==> flow/design.v <==
`timescale 1ns / 10ps
module memory_reg #(
    parameter SIZE = 8,
    parameter RESET = 0
) (
    input logic clk, n_rst,
    input logic load_enable,
    input logic [SIZE - 1:0] parallel_in,
    output logic [SIZE - 1:0] parallel_out
);
    logic [SIZE - 1:0] parallel_out_next;
    always_ff @(posedge clk, negedge n_rst) begin : NEXT_STATE_LOGIC
        if (!n_rst) parallel_out <= RESET;
        else        parallel_out <= parallel_out_next;
    end
    always_comb begin : COMB_LOGIC
        if (load_enable)    parallel_out_next = parallel_in;
        else                parallel_out_next = parallel_out;
    end
endmodule
`timescale 1ns / 10ps
module param_controller #(
    parameter NUM_PARAMS = 8,
    parameter BIT_DEPTH = 8,
    parameter X_MAX = 400,
    parameter Y_MAX = 400
) (
    input logic clk, n_rst,
    output logic [$clog2(NUM_PARAMS)-1:0] addr_params,
    output logic ren_params,
    input logic [BIT_DEPTH-1:0] rdat_params, 
    output logic [$clog2(NUM_PARAMS)-1:0] addr_write_params,
    output logic wen_params,
    output logic [BIT_DEPTH-1:0] wdat_params,
    output logic new_trans,
    input logic img_done,
    output logic [$clog2(X_MAX)-1:0] max_x,
    output logic [$clog2(Y_MAX)-1:0] max_y,
    output logic [7:0] kernel_size,
    output logic [2:0] sigma
);
    localparam NEW_IMG_ADDR     = 0;
    localparam X_MAX_LOWER_ADDR = 1;
    localparam X_MAX_UPPER_ADDR = 2;
    localparam Y_MAX_LOWER_ADDR = 3;
    localparam Y_MAX_UPPER_ADDR = 4;
    localparam KERNEL_ADDR      = 5;
    localparam SIGMA_ADDR       = 6;
    localparam DONE_ADDR        = 7;
    localparam DEF_ADDR         = 0;
    logic [NUM_PARAMS-1:0][BIT_DEPTH-1:0] reg_bus_in;
    logic [NUM_PARAMS-1:0]                reg_bus_le;
    logic [$clog2(NUM_PARAMS):0] idx;
    logic [BIT_DEPTH-1:0] x_max_lower, x_max_upper;
    memory_reg #(.SIZE(BIT_DEPTH), .RESET(0)) X_MAX_LOWER_MEM (.clk(clk), .n_rst(n_rst),
                            .parallel_in(reg_bus_in[X_MAX_LOWER_ADDR][BIT_DEPTH-1:0]), .load_enable(reg_bus_le[X_MAX_LOWER_ADDR]),
                            .parallel_out(x_max_lower));
    memory_reg #(.SIZE(BIT_DEPTH), .RESET(0)) X_MAX_UPPER_MEM (.clk(clk), .n_rst(n_rst),
                            .parallel_in(reg_bus_in[X_MAX_UPPER_ADDR][BIT_DEPTH-1:0]), .load_enable(reg_bus_le[X_MAX_UPPER_ADDR]),
                            .parallel_out(x_max_upper));
    assign max_x = {x_max_upper, x_max_lower};
    logic [BIT_DEPTH-1:0] y_max_lower, y_max_upper;
    memory_reg #(.SIZE(BIT_DEPTH), .RESET(0)) Y_MAX_LOWER_MEM (.clk(clk), .n_rst(n_rst),
                            .parallel_in(reg_bus_in[Y_MAX_LOWER_ADDR][BIT_DEPTH-1:0]), .load_enable(reg_bus_le[Y_MAX_LOWER_ADDR]),
                            .parallel_out(y_max_lower));
    memory_reg #(.SIZE(BIT_DEPTH), .RESET(0)) Y_MAX_UPPER_MEM (.clk(clk), .n_rst(n_rst),
                            .parallel_in(reg_bus_in[Y_MAX_UPPER_ADDR][BIT_DEPTH-1:0]), .load_enable(reg_bus_le[Y_MAX_UPPER_ADDR]),
                            .parallel_out(y_max_upper));
    assign max_y = {y_max_upper, y_max_lower};
    memory_reg #(.SIZE(8), .RESET(0)) KERNEL_SIZE_MEM (.clk(clk), .n_rst(n_rst),
                            .parallel_in(reg_bus_in[KERNEL_ADDR][7:0]), .load_enable(reg_bus_le[KERNEL_ADDR]),
                            .parallel_out(kernel_size));
    memory_reg #(.SIZE(3), .RESET(0)) SIGMA_MEM (.clk(clk), .n_rst(n_rst),
                            .parallel_in(reg_bus_in[SIGMA_ADDR][2:0]), .load_enable(reg_bus_le[SIGMA_ADDR]),
                            .parallel_out(sigma));
    typedef enum bit [3:0] {
        IDLE, CLEAR_DONE, CLEAR_NEW_TRANS, X_LOWER_SET, X_UPPER_SET, Y_LOWER_SET, Y_UPPER_SET, KERNEL_SET, SIGMA_SET, NEW_TRANS_SET, PROCESS_MODE, DONE_SET
    } param_state_t;
    param_state_t currState, nextState;
    always_ff @(posedge clk, negedge n_rst) begin   : CURR_STATE_LOGIC
        if (!n_rst) currState <= IDLE;
        else        currState <= nextState;
    end
    always_comb begin   : NEXT_STATE_LOGIC
        nextState = currState;
        addr_params = DEF_ADDR;
        ren_params = 1;
        addr_write_params = DEF_ADDR;
        wen_params = 0;
        wdat_params = 0;
        new_trans = 0;
        for (idx = 0; idx < NUM_PARAMS; idx++) begin
            reg_bus_in[idx][BIT_DEPTH-1:0]  = '0;
            reg_bus_le[idx]                 = 0;
        end
        case (currState) 
            IDLE: begin
                addr_params = NEW_IMG_ADDR;
                if (rdat_params) nextState = CLEAR_DONE;
            end
            CLEAR_DONE: begin
                nextState = CLEAR_NEW_TRANS;
                addr_write_params = DONE_ADDR;
                wen_params = 1;
                wdat_params = 0;     
            end
            CLEAR_NEW_TRANS: begin
                nextState = X_LOWER_SET;
                addr_write_params = NEW_IMG_ADDR;
                wen_params = 1;
                wdat_params = 0;     
                addr_params = X_MAX_LOWER_ADDR;
            end
            X_LOWER_SET: begin
                nextState = X_UPPER_SET;
                reg_bus_in[X_MAX_LOWER_ADDR][BIT_DEPTH-1:0] = rdat_params;
                reg_bus_le[X_MAX_LOWER_ADDR] = 1;
                addr_params = X_MAX_UPPER_ADDR;
            end
            X_UPPER_SET: begin
                nextState = Y_LOWER_SET;
                reg_bus_in[X_MAX_UPPER_ADDR][BIT_DEPTH-1:0] = rdat_params;
                reg_bus_le[X_MAX_UPPER_ADDR] = 1;
                addr_params = Y_MAX_LOWER_ADDR;
            end
            Y_LOWER_SET: begin
                nextState = Y_UPPER_SET;
                reg_bus_in[Y_MAX_LOWER_ADDR][BIT_DEPTH-1:0] = rdat_params;
                reg_bus_le[Y_MAX_LOWER_ADDR] = 1;
                addr_params = Y_MAX_UPPER_ADDR;
            end
            Y_UPPER_SET: begin
                nextState = KERNEL_SET;
                reg_bus_in[Y_MAX_UPPER_ADDR][BIT_DEPTH-1:0] = rdat_params;
                reg_bus_le[Y_MAX_UPPER_ADDR] = 1;
                addr_params = KERNEL_ADDR;
            end
            KERNEL_SET: begin
                nextState = SIGMA_SET;
                reg_bus_in[KERNEL_ADDR][BIT_DEPTH-1:0] = rdat_params;
                reg_bus_le[KERNEL_ADDR] = 1;
                addr_params = SIGMA_ADDR;
            end
            SIGMA_SET: begin
                nextState = NEW_TRANS_SET;
                reg_bus_in[SIGMA_ADDR][BIT_DEPTH-1:0] = rdat_params;
                reg_bus_le[SIGMA_ADDR] = 1;
            end
            NEW_TRANS_SET: begin
                nextState = PROCESS_MODE;
                new_trans = 1;
            end
            PROCESS_MODE: begin
                if (img_done) nextState = DONE_SET;
                ren_params = 0;
            end
            DONE_SET: begin
                nextState = IDLE;
                addr_write_params = DONE_ADDR;
                wen_params = 1;
                wdat_params = 1;
            end
            default: nextState = IDLE;
        endcase
    end
endmodule
== Step by step through the tools: param_controller ==
What the tools print for param_controller, step after step.
Lines are those of the file above, counted from 1.
Operators: Yosys type, input widths -> output width; for muxes data width and select width s.
Cell names lack the library's common part.
Not given: --
Design
  top module: param_controller
  clock port: clk
  cell library: sky130hd
  timing corner: tt_025C_1v80

== After elaboration ==
Yosys after proc, flatten, opt, wreduce and memory -nomap, before mapping. Memory bits, and registers merged into a memory's read port (data or address), are not among the register bits. Print and check cells are not counted. Equal cells are merged and count once.
Bit counts
  bits in registers: 33
  word-level cells: 46
Cells by class
  equality and inequality tests: 13
  muxes and demuxes: 21
  reduce/logical cells: 5
Operators with widths (number)
  $pmux 4 s11: 1
  $mux 8: 3
  $pmux 3 s6: 1
  $eq 4x3->1 const B: 4
  $eq 4x4->1 const B: 4
  $mux 1: 12
  $eq 4x2->1 const B: 2
  $reduce_bool 8->1: 1
  $mux 4: 2
  $mux 3: 2
  $ne 2x2->1 const B: 2
  $eq 4x1->1 const B: 1
  $logic_not 4->1: 1
  $reduce_or 3->1: 1
  $reduce_and 2->1: 1
  $reduce_or 2->1: 1

== Depth ==
Yosys ltp: most cells in a row. Word level: on the elaborated netlist, between registers, memories and ports. Mapped: between sequential cells and ports; inverters and the memories' decode and read muxes count.
Depth
  depth after elaboration: 3
  ABC_AREA: 1
  mapped depth: 5
  gate-level depth less buffers: 5

== After synthesis ==
Yosys stat after the flow's synthesis: flattened, memories mapped to cells. It holds for the ABC_AREA given above (unset counts as 0); a run with the other value may have another netlist.
Cell types (number)
  dfrtp_1: 40
  nand2_1: 59
  mux2_4: 8
  buf_4: 12
  mux2_2: 4
  dfstp_2: 1
  inv_1: 7
  nor2_1: 6
  nor2_2: 2
  buf_6: 1
  buf_2: 2
  nand3_1: 2
  inv_2: 2
  o21bai_1: 1
  conb_1: 1
Synthesis totals
  cells in the netlist: 148
  mapped area: 1615.3 um^2
  area of sequential cells: 1027.2 um^2
  flip-flops: 41
  buffers: 15

== Timing after synthesis ==
OpenSTA on the mapped netlist: ideal clock, no wires. The path of least setup slack (recovery checks aside). Input and output delay are each 20% of the period. Register names are those of the netlist, which keeps one name where synthesis merged equal registers.
Path after synthesis
  path type: register to output
  start: reg currState
  end: out addr_params[2]
  clock period: 1.35 ns
  external output delay: 0.270 ns
  data arrival time: 0.747 ns
  data required time: 1.080 ns
  path slack: 0.333 ns
  path delay: 0.747 ns
  driving pins on the path: 4
  path buffers: 1
  synthesis period reached: 1.017 ns
"path delay" = arrival - input delay + setup time.
At an output port there is no setup time.
"driving pins on the path": output pins that drive a net of the path, with the launching flip-flop's if there is one; two outputs of one cell count as two.
"synthesis period reached" is the clock period less the worst setup slack; recovery checks do not enter. This is arithmetic on one report: input and output delays are still those of the set period (20% each).
An end named without its bit number is one bit of that signal or, where synthesis recoded a state register, one of its new flip-flops.
Between the ends stands the longest chain of elaborated cells between them, by number of cells; it is not shown to be the way that was timed. Of several equally long chains one is given.
A line is the first line of the expression or statement that the cell stems from. Yosys adds cells for indexed reads and writes and turns some case tables into memories.
Between the ends, after synthesis
  cells stage by stage: dfrtp_1 -> buf_2 -> inv_2 -> nand3_1
  length of the longest elaborated chain: 2
  elaborated cells between the ends (all ways): 7
  RTL lines with such cells: 1
Ends and longest elaborated chain, after synthesis
  start, declared: RTL line 79  | param_state_t currState, nextState;
  start, assigned: RTL line 81  | if (!n_rst) currState <= IDLE;
  start, assigned: RTL line 82  | else        currState <= nextState;
  $eq 4x3->1: RTL line 96  | case (currState)
  $pmux 3 s6: RTL line 96
  end, declared: RTL line 29  | output logic [$clog2(NUM_PARAMS)-1:0] addr_params,

== Timing after layout ==
From the final timing report of flow run 2: the path of least setup slack in the routed layout; clock arrival at registers is part of the times.
Path after layout
  path type: register to output
  start: reg currState
  end: out addr_params[1]
  clock period: 1.01 ns
  external output delay: 0.20 ns
  data arrival time: 1.07 ns
  data required time: 0.81 ns
  path slack: -0.26 ns
  driving pins on the path: 5
  path buffers: 2
An end named without its bit number is one bit of that signal or, where synthesis recoded a state register, one of its new flip-flops.
Between the ends, after layout
  cells stage by stage: dfrtp_1 -> buf_6 -> nor2_4 -> nand2_1 -> buf_2
Ends and longest elaborated chain, after layout
  start, declared: RTL line 79  | param_state_t currState, nextState;
  start, assigned: RTL line 81  | if (!n_rst) currState <= IDLE;
  start, assigned: RTL line 82  | else        currState <= nextState;
  end, declared: RTL line 29  | output logic [$clog2(NUM_PARAMS)-1:0] addr_params,
No chain of elaborated cells between the ends is given.

# Flow runs of param_controller

Flow measurements of param_controller on sky130hd: 2 stored runs with different settings, listed in no order. Input and output delays are each 20% of the period that was set; the output load is 0.01 pF.
"achieved clock period (ns)" = clock period - worst setup slack. The figure is calculated, with input and output delays left at 20% of the set period.
By "finish__power__total" is meant OpenSTA's value without simulated activity: inputs other than the clock are taken to toggle once in ten clock periods, and the tool carries that through the logic.

settings of flow run 1
{
  "period_ns": 1.37,
  "CORE_UTILIZATION": 60,
  "SETUP_SLACK_MARGIN": 0.37,
  "PLACE_DENSITY_LB_ADDON": 0.19,
  "CORE_ASPECT_RATIO": 0.72,
  "CELL_PAD_IN_SITES_GLOBAL_PLACEMENT": 3,
  "CELL_PAD_IN_SITES_DETAIL_PLACEMENT": 2,
  "TNS_END_PERCENT": 55,
  "GPL_TIMING_DRIVEN": 1,
  "CAP_MARGIN": 10,
  "SLEW_MARGIN": 10,
  "MAX_ROUTING_LAYER": "met5",
  "CORE_MARGIN": 2
}
report of flow run 1: did not finish, place, FLW-0024

settings of flow run 2
{
  "period_ns": 1.01,
  "CORE_UTILIZATION": 40,
  "PLACE_DENSITY_LB_ADDON": 0.04,
  "ABC_AREA": 1,
  "GPL_TIMING_DRIVEN": 0,
  "CTS_CLUSTER_DIAMETER": 131,
  "SLEW_MARGIN": 15,
  "MAX_ROUTING_LAYER": "met5",
  "CAP_MARGIN": 20,
  "CORE_MARGIN": 2
}
report of flow run 2
yosys chip area after synthesis (um^2): 1615.3
finish__design__die__area: 4562.3
finish__design__instance__area__stdcell: 2499.9
finish__timing__setup__ws: -0.261
finish__timing__hold__ws: 0.214
finish__power__total: 5.019e-03
achieved clock period (ns): 1.271
