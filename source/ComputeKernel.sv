==> flow/design.v <==
`timescale 1ns / 10ps
module ComputeKernel #(
    parameter MAX_KERNEL = 3
)(
    input logic clk, n_rst,
    input logic [MAX_KERNEL-1:0][MAX_KERNEL-1:0][7:0] input_matrix, kernel,
    input logic [$clog2(MAX_KERNEL)-1:0] kernel_size,
    input logic start,
    input logic clear,
    output logic clear_signal,
    output logic clear_flag,
    output logic done,
    output logic [7:0] blurred_pixel
);
logic readyFlag, readyFlag_prev;   
logic [$clog2(MAX_KERNEL)-1:0] cur_x, cur_y;  
logic contConv;    
logic [7:0] kernel_v, pixel_v;  
logic end_pos, end_pos_prev;
typedef enum bit [1:0] {
    IDLE =  2'd0,
    COMPUTING = 2'd1,
    COMPLETE =  2'd2,
    FLAG =  2'd3
} COMP;
COMP compState, nextState;
always_ff @(posedge clk, negedge n_rst) begin
    if (!n_rst) readyFlag_prev <= 0;
    else        readyFlag_prev <= readyFlag;
end
always_ff @(posedge clk, negedge n_rst) begin
    if (!n_rst) compState <= IDLE;
    else compState <= nextState;
end
always_ff @(posedge clk, negedge n_rst) begin
    if (!n_rst) end_pos_prev <= 0;
    else begin
        end_pos_prev <= end_pos;
    end
end
logic single_pulse_start, start_prev;
always_ff @(posedge clk, negedge n_rst) begin
    if (!n_rst) start_prev <= 0;
    else start_prev <= start;
end
assign single_pulse_start = start && !start_prev;
always_comb begin
    case (compState)
        IDLE: begin
            if (single_pulse_start) nextState = COMPUTING;  
            else nextState = compState;
            clear_signal = 1'b0;
            contConv = 1'b0;
            done = 1'b0;
        end
        COMPUTING: begin
            if (end_pos_prev) nextState = COMPLETE;  
            else nextState = compState;
            clear_signal = 1'b0;
            contConv = 1'b1;
            done = 1'b0;
        end
        COMPLETE: begin
            if (clear_flag) nextState = FLAG; 
            else nextState = compState;
            clear_signal = 1'b1;
            contConv = 1'b0;
            done = 1'b0;
        end
            FLAG: begin
            nextState = IDLE;
            clear_signal = 1'b0;
            contConv = 1'b0;
            done = 1'b1;
        end
        default: begin
            nextState = IDLE;
            clear_signal = 1'b0;
            contConv = 1'b0;
            done = 1'b0;
        end
    endcase
end
pixel_pos #(.X_MAX(MAX_KERNEL), .Y_MAX(MAX_KERNEL), .MODE(1)) get_position (
    .clk(clk), .n_rst(n_rst),
    .new_trans(single_pulse_start),
    .update_pos(readyFlag && contConv),
    .max_x(kernel_size), 
    .max_y(kernel_size),
    .curr_x(cur_x),
    .curr_y(cur_y), 
    .end_pos(end_pos), 
    .next_dir());
KernelAccumulator get_accumulator (
    .clk(clk),
    .n_rst(n_rst),
    .kernel_v(kernel_v),
    .pixel_v(pixel_v),
    .start(contConv),
    .clear(clear),
    .ready(readyFlag),
    .clear_flag(clear_flag),
    .sum(blurred_pixel));
MatrixIndex #(.MAX_KERNEL(MAX_KERNEL)) get_index (
    .clk(clk),
    .n_rst(n_rst),
    .cur_x(cur_x),
    .cur_y(cur_y),
    .kernel(kernel),
    .in(input_matrix),
    .en_strobe(readyFlag),
    .kernel_v(kernel_v),
    .pixel_v(pixel_v));
endmodule
`timescale 1ns / 10ps
module KernelAccumulator #(
)(
    input logic clk, n_rst,
    input logic [7:0] kernel_v, pixel_v,
    input logic clear, start,
    output logic ready, clear_flag,
    output logic [7:0] sum
);
typedef enum bit [1:0] {
    IDLE =  2'd0,
    RESET = 2'd1,
    COMP_IDLE =  2'd2,
    SUM0 =  2'd3
} ACCU;
ACCU state, nextState;
logic [15:0] nextSum, bufferSum, temp_kv, temp_pv, product, nextProduct;
assign temp_kv = {8'b0, kernel_v};
assign temp_pv = {8'b0, pixel_v};
assign sum = bufferSum[15:8];  
always_ff @(posedge clk, negedge n_rst) begin
    if (~n_rst) begin 
        bufferSum <= '0;
        product <= '0;
        state <= IDLE;
    end
    else begin 
        bufferSum <= nextSum;
        product <= nextProduct;
        state <= nextState;
    end
end
always_comb begin : Summing_Logic
    nextSum = '0;
    case (state)
        IDLE: begin
            nextSum = bufferSum;
        end
        RESET: begin
            nextSum = '0;
        end
        COMP_IDLE: begin
            nextSum = bufferSum;
        end
        SUM0: begin
            nextSum = bufferSum + (temp_kv * temp_pv);
        end
        default: begin
            nextSum = bufferSum;
        end
    endcase
end
always_comb begin : Accumulator_Control_FSM
    nextState = IDLE;
    ready = 1'b0;
    clear_flag = 1'b0;
    case (state)
        IDLE: begin
            if (clear) nextState = RESET;
            else if (start) nextState = SUM0;
            else nextState = state;
            ready = 1'b0;
            clear_flag = 1'b0;
        end
        RESET: begin
            nextState = IDLE;
            ready = 1'b0;
            clear_flag = 1'b1;
        end
        COMP_IDLE: begin
            if (start) nextState = SUM0;
            else nextState = IDLE;
            ready = 1'b1;
        end
        SUM0: begin
            nextState = COMP_IDLE;
            ready = 1'b0;
            clear_flag = 1'b0;
        end
        default: begin
            nextState = IDLE;
            ready = 1'b0;
            clear_flag = 1'b0;
        end
    endcase
end
endmodule
`timescale 1ns / 10ps
module MatrixIndex #(
    parameter MAX_KERNEL = 3
) (
    input logic clk, n_rst,
    input logic [$clog2(MAX_KERNEL)-1:0] cur_x, cur_y,
    input logic [MAX_KERNEL-1:0][MAX_KERNEL-1:0][7:0] kernel, in,
    input logic en_strobe,
    output logic [7:0] kernel_v, pixel_v
);
logic [7:0] next_pixel_v, next_kernel_v;
always_ff @(posedge clk, negedge n_rst) begin
    if (~n_rst) begin
        pixel_v <= '0;
        kernel_v <= '0;
    end
    else begin
        pixel_v <= next_pixel_v;
        kernel_v <= next_kernel_v;
    end
end
always_comb begin : Index_Kernel
    if(en_strobe) begin
        next_pixel_v = in[cur_x][cur_y][7:0];
        next_kernel_v = kernel[cur_x][cur_y][7:0];
    end
    else begin
        next_pixel_v = pixel_v;
        next_kernel_v = kernel_v;
    end
end
endmodule
`timescale 1ns / 10ps
module flex_counter_dir #(
    parameter SIZE = 4
) (
    input  logic                 clk,
    input  logic                 n_rst,
    input  logic                 clear,
    input  logic                 count_enable,  
    input  logic [SIZE-1:0]      wrap_val,
    input  logic [1:0]           mode,           
    output logic [SIZE-1:0]      count_out,
    output logic                 rollover_flag,  
    output logic                 wrap_flag       
);
    typedef enum logic {DIR_UP = 0, 
                        DIR_DOWN = 1
    } dir_e;
    dir_e dir_ff, dir_next;
    logic [SIZE-1:0] count_out_next;
    logic rollover_flag_next, wrap_flag_next;
    always_ff @(posedge clk, negedge n_rst) begin
        if (!n_rst) begin
            count_out     <= '0;
            dir_ff        <= DIR_UP;
            rollover_flag <= 1'b0;
            wrap_flag     <= 1'b0;  
        end
        else begin
            count_out     <= count_out_next;
            dir_ff        <= dir_next;
            rollover_flag <= rollover_flag_next;
            wrap_flag     <= wrap_flag_next;
        end
    end
    always_comb begin
        count_out_next = count_out;
        dir_next       = dir_ff;
        if (clear) begin
            count_out_next = '0;
            dir_next       = DIR_UP;
        end else if (count_enable) begin
            unique case (mode)
                2'b00: begin 
                    if (count_out >= wrap_val)
                        count_out_next = {{(SIZE-1){1'b0}}, 1'b1};
                    else
                        count_out_next = count_out + 1;
                end
                2'b01: begin 
                    if (count_out <= {{(SIZE-1){1'b0}}, 1'b1})
                        count_out_next = wrap_val;
                    else
                        count_out_next = count_out - 1;
                end
                2'b10: begin 
                    unique case (dir_ff)
                        DIR_UP: begin
                            if (count_out >= wrap_val) begin
                                count_out_next = wrap_val - 1;
                                dir_next       = DIR_DOWN;
                            end else begin
                                count_out_next = count_out + 1;
                            end
                        end
                        DIR_DOWN: begin
                            if (count_out == '0) begin
                                count_out_next = 1;
                                dir_next       = DIR_UP;
                            end else begin
                                count_out_next = count_out - 1;
                            end
                        end
                    endcase
                end
                default: begin 
                    count_out_next = count_out;
                end
            endcase
        end
    end
    always_comb begin
        wrap_flag_next     = (count_out_next == wrap_val);
        rollover_flag_next = (count_out_next == '0);
    end
endmodule
`timescale 1ns / 10ps
module pixel_pos #(
    parameter X_MAX = 5,
    parameter Y_MAX = 5,
    parameter MODE = 0
) (
    input logic clk, n_rst,
    input logic update_pos, new_trans,
    input logic [$clog2(X_MAX) - 1:0] max_x,
    input logic [$clog2(Y_MAX) - 1:0] max_y,
    output logic end_pos,
    output logic [1:0] next_dir,
    output logic [$clog2(X_MAX) - 1:0] curr_x, 
    output logic [$clog2(Y_MAX) - 1:0] curr_y
);
    logic rollover_flag, rollover_flag_prev, rollover_flag_prev_exp;
    logic wrap_flag, wrap_flag_prev, wrap_flag_prev_exp;
    always_ff @(posedge clk, negedge n_rst) begin : UPDATE_PREV
        if (!n_rst) begin
            rollover_flag_prev  <= 0;
            wrap_flag_prev      <= 0;
        end
        else begin
            rollover_flag_prev   <= rollover_flag_prev_exp;
            wrap_flag_prev       <= wrap_flag_prev_exp;
        end
    end
    always_comb begin : UPDATE_PREV_EXP
        rollover_flag_prev_exp  = rollover_flag_prev;
        wrap_flag_prev_exp      = wrap_flag_prev;
        if (update_pos) begin
            rollover_flag_prev_exp  = rollover_flag;
            wrap_flag_prev_exp      = wrap_flag;
        end
    end
    logic new_trans_prev, new_trans_prev_exp, new_trans_info;
    assign new_trans_info = new_trans || new_trans_prev;
    always_ff @(posedge clk, negedge n_rst) begin : UPDATE_TRANS_PREV
        if (!n_rst) 
            new_trans_prev  <= 0;
        else
            new_trans_prev  <= (new_trans || new_trans_prev_exp);
    end
    always_comb begin : UPDATE_TRANS_PREV_EXP
        new_trans_prev_exp = new_trans_prev;
        if (update_pos)
            new_trans_prev_exp = new_trans;
    end
    logic new_flag;
    assign new_flag = wrap_flag || rollover_flag;
    logic y_update_flag;
    logic y_update_flag_keep;
    always_ff @(posedge clk, negedge n_rst) begin
        if (!n_rst)
            y_update_flag_keep <= 0;
        else
            y_update_flag_keep <= y_update_flag;
    end
        always_comb begin : FLAG_INFO
        y_update_flag = y_update_flag_keep;
        if (new_trans_info)
            y_update_flag = 0;
        else if (!y_update_flag_keep && new_flag && update_pos)
            y_update_flag = 1;
        else if (y_update_flag_keep && update_pos)
            y_update_flag = 0;
    end
    logic y_update, x_update;
    always_comb begin : MODULE_UPDATES
        y_update = update_pos && (y_update_flag);
        x_update = update_pos && (!y_update_flag || new_trans);
    end
    logic [$clog2(X_MAX) - 1:0] max_x_eff;
    logic [$clog2(Y_MAX) - 1:0] max_y_eff;
    assign max_x_eff = max_x - 1;
    assign max_y_eff = max_y - 1;
    logic corr_clear;
    assign corr_clear = new_trans || (end_pos && update_pos); 
    logic end_x, end_y;
    always_comb begin : END_DATA
        if (MODE || (max_y % 2))
            end_x = (curr_x == max_x_eff);
        else 
            end_x = (curr_x == 0);
        end_y = (max_y_eff == curr_y);
        end_pos = end_x && end_y;
    end
    logic x_dir, y_dir;
    logic dir_reg;
    always_ff @(posedge clk or negedge n_rst) begin
        if (!n_rst) dir_reg <= 1'b0;
        else if (rollover_flag) dir_reg <= 1'b0;
        else if (wrap_flag) dir_reg <= 1'b1;
    end
    always_comb begin : DIRECTION_INFO
        if (MODE)
            next_dir = {wrap_flag, 1'b0};
        else begin
            y_dir = new_flag && !y_update_flag_keep && !new_trans_prev;
            x_dir = (wrap_flag || dir_reg) && !(rollover_flag);
            next_dir = {y_dir, x_dir};
        end
    end
    localparam X_MODE = (MODE) ? 2'd0 : 2'd2;       
    localparam Y_MODE = 2'd0;                       
    flex_counter_dir #(.SIZE($clog2(X_MAX))) X_CORR 
                            (.clk(clk), .n_rst(n_rst),
                            .count_enable(x_update), .wrap_val(max_x_eff), .mode(X_MODE), .clear(corr_clear || (MODE && end_x && update_pos)),
                            .count_out(curr_x), .wrap_flag(wrap_flag), .rollover_flag(rollover_flag));
    flex_counter_dir #(.SIZE($clog2(Y_MAX))) Y_CORR 
                            (.clk(clk), .n_rst(n_rst),
                            .count_enable(y_update), .wrap_val(max_y_eff), .mode(Y_MODE), .clear(corr_clear),
                            .count_out(curr_y), .wrap_flag(), .rollover_flag());
endmodule
From RTL to reports: ComputeKernel
The steps from the RTL of ComputeKernel to its reports follow in flow order.
Line numbers count from 1 in the design file above.
Operators carry their Yosys type and port widths (W data, S select, Z words).
A cell with n/a has no value.
- design top: ComputeKernel
- clock port: clk
- library: sky130hd
- corner: tt_025C_1v80

Elaborated design
Source: Yosys, flattened and elaborated, memories not mapped. Widths are those after wreduce. Registers that Yosys merges into a memory's read port (data or address) are not register bits. Print and check cells do not count. Equal cells are merged and count once.
- register bits after elaboration: 46
- input bits: 150
- output and inout port bits: 11
- cells after elaboration: 95
- $add $sub $neg at 5
- multipliers: 2
- order comparisons: 2
- equality and inequality tests: 13
- noted shifts and indexed selects: 2
- multiplexer cells at 25
- reductions and logical operators at 33
- operators by type and width (kind ; count):
    $shiftx A72 B32 Y8 ; 2
    $mul A8 B8 Y16 ; 1
    $logic_and A32 B1 Y1 const A ; 1
    $logic_or A32 B32 Y1 const A ; 1
    $add A32 B5 Y32 ; 1
    $pmux W16 S2 ; 1
    $mux W2 ; 12
    $add A16 B16 Y16 ; 1
    $pmux W2 S4 ; 2
    $reduce_or A3 Y1 ; 5
    $logic_and A1 B1 Y1 ; 10
    $pmux W1 S2 ; 5
    $eq A2 B2 Y1 const B ; 4
    $mul A2 B2 Y4 const B ; 1
    $logic_not A2 Y1 ; 4
    $logic_or A1 B1 Y1 ; 6
    $eq A2 B2 Y1 ; 3
    $mux W1 ; 5
    $add A2 B1 Y2 const B ; 2
    $eq A2 B1 Y1 const B ; 2
    $ge A2 B2 Y1 ; 2
    $ne A2 B2 Y1 const B ; 2
    $logic_not A1 Y1 ; 3
    $ne A3 B3 Y1 const B ; 1
    $reduce_and A3 Y1 ; 1
    $sub A2 B1 Y2 const B ; 1
    $ne A2 B1 Y1 const B ; 1
    $reduce_bool A2 Y1 ; 1
    $reduce_or A2 Y1 ; 1

Depth
Depth = most cells in a row (Yosys ltp): at word level without a register or memory, in the mapped netlist without a sequential cell, where the memories' decode and read muxes count.
- word-level depth: 14
- noted ABC_AREA: 0
- noted depth in mapped cells: 17
- noted mapped depth without buffers: 16

Netlist
Source: synth_stat.txt of the flow (Yosys; design flattened, memories mapped). It holds for the ABC_AREA given above (unset counts as 0); a run with the other value may have another netlist.
Totals and module areas in this step are rounded.
- cells by type (cell ; count ; area in all (sq um)):
    sky130_fd_sc_hd__dfrtp_1 ; 48 ; 1.2E+03
    sky130_fd_sc_hd__fa_1 ; 51 ; 1.02E+03
    sky130_fd_sc_hd__mux4_2 ; 32 ; 720.691
    sky130_fd_sc_hd__ha_1 ; 43 ; 538.016
    sky130_fd_sc_hd__inv_1 ; 106 ; 397.882
    sky130_fd_sc_hd__nand2_1 ; 100 ; 375.36
    sky130_fd_sc_hd__and2_1 ; 37 ; 231.472
    sky130_fd_sc_hd__o21ai_0 ; 33 ; 165.158
    sky130_fd_sc_hd__a21oi_1 ; 28 ; 140.134
    sky130_fd_sc_hd__a31oi_1 ; 19 ; 118.864
    sky130_fd_sc_hd__xnor2_1 ; 9 ; 78.826
    sky130_fd_sc_hd__xor2_1 ; 9 ; 78.826
    sky130_fd_sc_hd__clkbuf_1 ; 19 ; 71.318
    sky130_fd_sc_hd__a21o_1 ; 8 ; 60.058
    sky130_fd_sc_hd__buf_4 ; 8 ; 60.058
    sky130_fd_sc_hd__dfstp_2 ; 2 ; 52.55
    sky130_fd_sc_hd__nor2_1 ; 9 ; 33.782
    sky130_fd_sc_hd__nand2b_1 ; 5 ; 31.28
Other cell types: 29; their cells: 58.
- noted cells in the netlist: 624
- synthesis area at 5786 sq um
- sequential part of the area at 1254 sq um
- noted mapped flip-flops: 50
- noted buffer cells: 35
The figures by module come from a second, unflattened synthesis with its own total; it is not the netlist above.
- cell total of the unflattened synthesis: 664
- area (unflattened synthesis) at 6640 sq um
Rows give one instance, submodules left out.
- modules (module ; instances ; cells ; area (sq um) ; sequential area (sq um)):
    KernelAccumulator ; 1 ; 390 ; 3373 ; 501.7
    MatrixIndex (MAX_KERNEL=3) ; 1 ; 127 ; 1901 ; 400.4
    flex_counter_dir (SIZE=2) ; 2 ; 49 ; 454.2 ; 125.1
    pixel_pos ; 1 ; 31 ; 232.7 ; 50.0
    ComputeKernel ; 1 ; 18 ; 225.2 ; 151.4

Path before layout
Source: OpenSTA report_checks on the synthesized netlist (no wires, ideal clock, input and output delay 20% of the period each), path of least setup slack; recovery checks are left aside. Register names are those of the netlist, which keeps one name where synthesis merged equal registers.
- kind: register -> register
- start point: register get_index.kernel_v[5]
- end point: register get_accumulator.bufferSum[15]
- noted period: 5330 ps
- library setup time: 136 ps
- time at the first pin at 0 ps
- data arrival time: 4380 ps
- data required time: 5194 ps
- noted slack: 814 ps
- delay of the path at 4516 ps
- noted stages: 17
- buffers on the path: 1
- noted synthesis period reached: 4516 ps
"delay of the path" = arrival - input delay + setup time.
"stages" counts driving pins, that of a launching flip-flop among them; a cell with two outputs on the path counts twice.
"synthesis period reached" is the clock period less the worst setup slack; recovery checks do not enter. This is arithmetic on one report: input and output delays are still those of the set period (20% each).
The rows between start and end are the longest chain of elaborated cells between them; the timing report does not say that the signal goes this way. Where chains are equally long, one stands for them.
Each line given opens the expression or statement behind the cell; cells for indexed reads and writes are added by Yosys, which also makes memories of some case tables.
- cells stage by stage: sky130_fd_sc_hd__dfrtp_1 > sky130_fd_sc_hd__clkbuf_1 > sky130_fd_sc_hd__nand2_1 > sky130_fd_sc_hd__fa_1 > sky130_fd_sc_hd__inv_1 > sky130_fd_sc_hd__fa_1 > sky130_fd_sc_hd__fa_1 > sky130_fd_sc_hd__inv_1 > sky130_fd_sc_hd__fa_1 > sky130_fd_sc_hd__inv_1 > sky130_fd_sc_hd__ha_1 > sky130_fd_sc_hd__o21a_1 > sky130_fd_sc_hd__or3b_2 > sky130_fd_sc_hd__a31o_2 > sky130_fd_sc_hd__a31oi_1 > sky130_fd_sc_hd__xnor2_1 > sky130_fd_sc_hd__o21ai_0
- length of the longest elaborated chain at 3
- elaborated cells on any way between the ends: 3
- noted source lines of those cells: 2
- classes of those cells: 1 x add/sub; 1 x mul; 1 x mux
- ends and longest elaborated chain, post-synthesis (what ; RTL line ; RTL):
    start, declared ; 210 ; output logic [7:0] kernel_v, pixel_v
    start, assigned ; 216 ; kernel_v <= '0;
    start, assigned ; 220 ; kernel_v <= next_kernel_v;
    $mul A8 B8 Y16 ; 160 ; nextSum = bufferSum + (temp_kv * temp_pv);
    $add A16 B16 Y16 ; 160 ;
    $pmux W16 S2 ; 149 ; case (state)
    end, assigned ; 137 ; bufferSum <= '0;
    end, assigned ; 142 ; bufferSum <= nextSum;
    end, declared ; 131 ;

Timing after layout
From the final timing report of run 2: the path of least setup slack in the routed layout; clock arrival at registers is part of the times.
The path's times are printed in steps of 10 ps; the period is the one set.
- kind: register -> register
- start point: register get_index.kernel_v[2]
- end point: register get_accumulator.bufferSum[15]
- noted period: 5100 ps
- library setup time: 130 ps
- time at the first pin at 290 ps
- data arrival time: 4830 ps
- data required time: 5280 ps
- noted slack: 450 ps
- noted stages: 15
- buffers on the path: 0
The rows between start and end are the longest chain of elaborated cells between them; the timing report does not say that the signal goes this way. Where chains are equally long, one stands for them.
- cells stage by stage: sky130_fd_sc_hd__dfrtp_1 > sky130_fd_sc_hd__and2_1 > sky130_fd_sc_hd__fa_1 > sky130_fd_sc_hd__fa_1 > sky130_fd_sc_hd__fa_1 > sky130_fd_sc_hd__inv_1 > sky130_fd_sc_hd__fa_1 > sky130_fd_sc_hd__inv_1 > sky130_fd_sc_hd__ha_1 > sky130_fd_sc_hd__o21a_1 > sky130_fd_sc_hd__or3b_2 > sky130_fd_sc_hd__a31o_2 > sky130_fd_sc_hd__a31oi_1 > sky130_fd_sc_hd__xnor2_1 > sky130_fd_sc_hd__o21ai_0
- length of the longest elaborated chain at 3
- elaborated cells on any way between the ends: 3
- noted source lines of those cells: 2
- classes of those cells: 1 x add/sub; 1 x mul; 1 x mux
- ends and longest elaborated chain, after layout (what ; RTL line ; RTL):
    start, declared ; 210 ; output logic [7:0] kernel_v, pixel_v
    start, assigned ; 216 ; kernel_v <= '0;
    start, assigned ; 220 ; kernel_v <= next_kernel_v;
    $mul A8 B8 Y16 ; 160 ; nextSum = bufferSum + (temp_kv * temp_pv);
    $add A16 B16 Y16 ; 160 ;
    $pmux W16 S2 ; 149 ; case (state)
    end, assigned ; 137 ; bufferSum <= '0;
    end, assigned ; 142 ; bufferSum <= nextSum;
    end, declared ; 131 ;

Hand-over note for ComputeKernel

2 stored runs of ComputeKernel in the flow (synthesis by Yosys, layout by OpenROAD, sky130hd cells), in arbitrary order. Constraints: input delay and output delay 20% of the set period each, output load 0.01 pF.
"clock period reached" means the clock period less the worst setup slack. The figure is calculated, with input and output delays left at 20% of the set period.
"worst path time" = time allowed to the worst setup path (clock period - input delay - output delay, where it has them) - its slack; a late launch clock adds to it, a late capture clock takes from it.
"worst path time" is known to 10 ps.
The measured numbers are rounded.

Run 1
Settings were period_ns = 5.18; CORE_UTILIZATION = 41; PLACE_DENSITY_LB_ADDON = 0.11; CELL_PAD_IN_SITES_GLOBAL_PLACEMENT = 3; TNS_END_PERCENT = 85; GPL_ROUTABILITY_DRIVEN = 1; CTS_CLUSTER_SIZE = 28; CAP_MARGIN = 20; CORE_MARGIN = 2; SLEW_MARGIN = 20
- not finished: placement ended with error FLW-0024

Run 2
Settings were period_ns = 5.1; CAP_MARGIN = 20; CORE_MARGIN = 2; CORE_UTILIZATION = 40; SLEW_MARGIN = 20
- standard-cell area after routing at 7640 sq um
- overall die area: 15440 sq um
- noted the total negative setup slack: 0 ps
- worst path time at 4650 ps
- worst setup path type: register -> register
- worst slack on setup checks: 449 ps
- noted the clock period reached: 4651 ps
- post-route worst hold slack at 461 ps
- post-synthesis cell area: 5786 sq um

End of note.
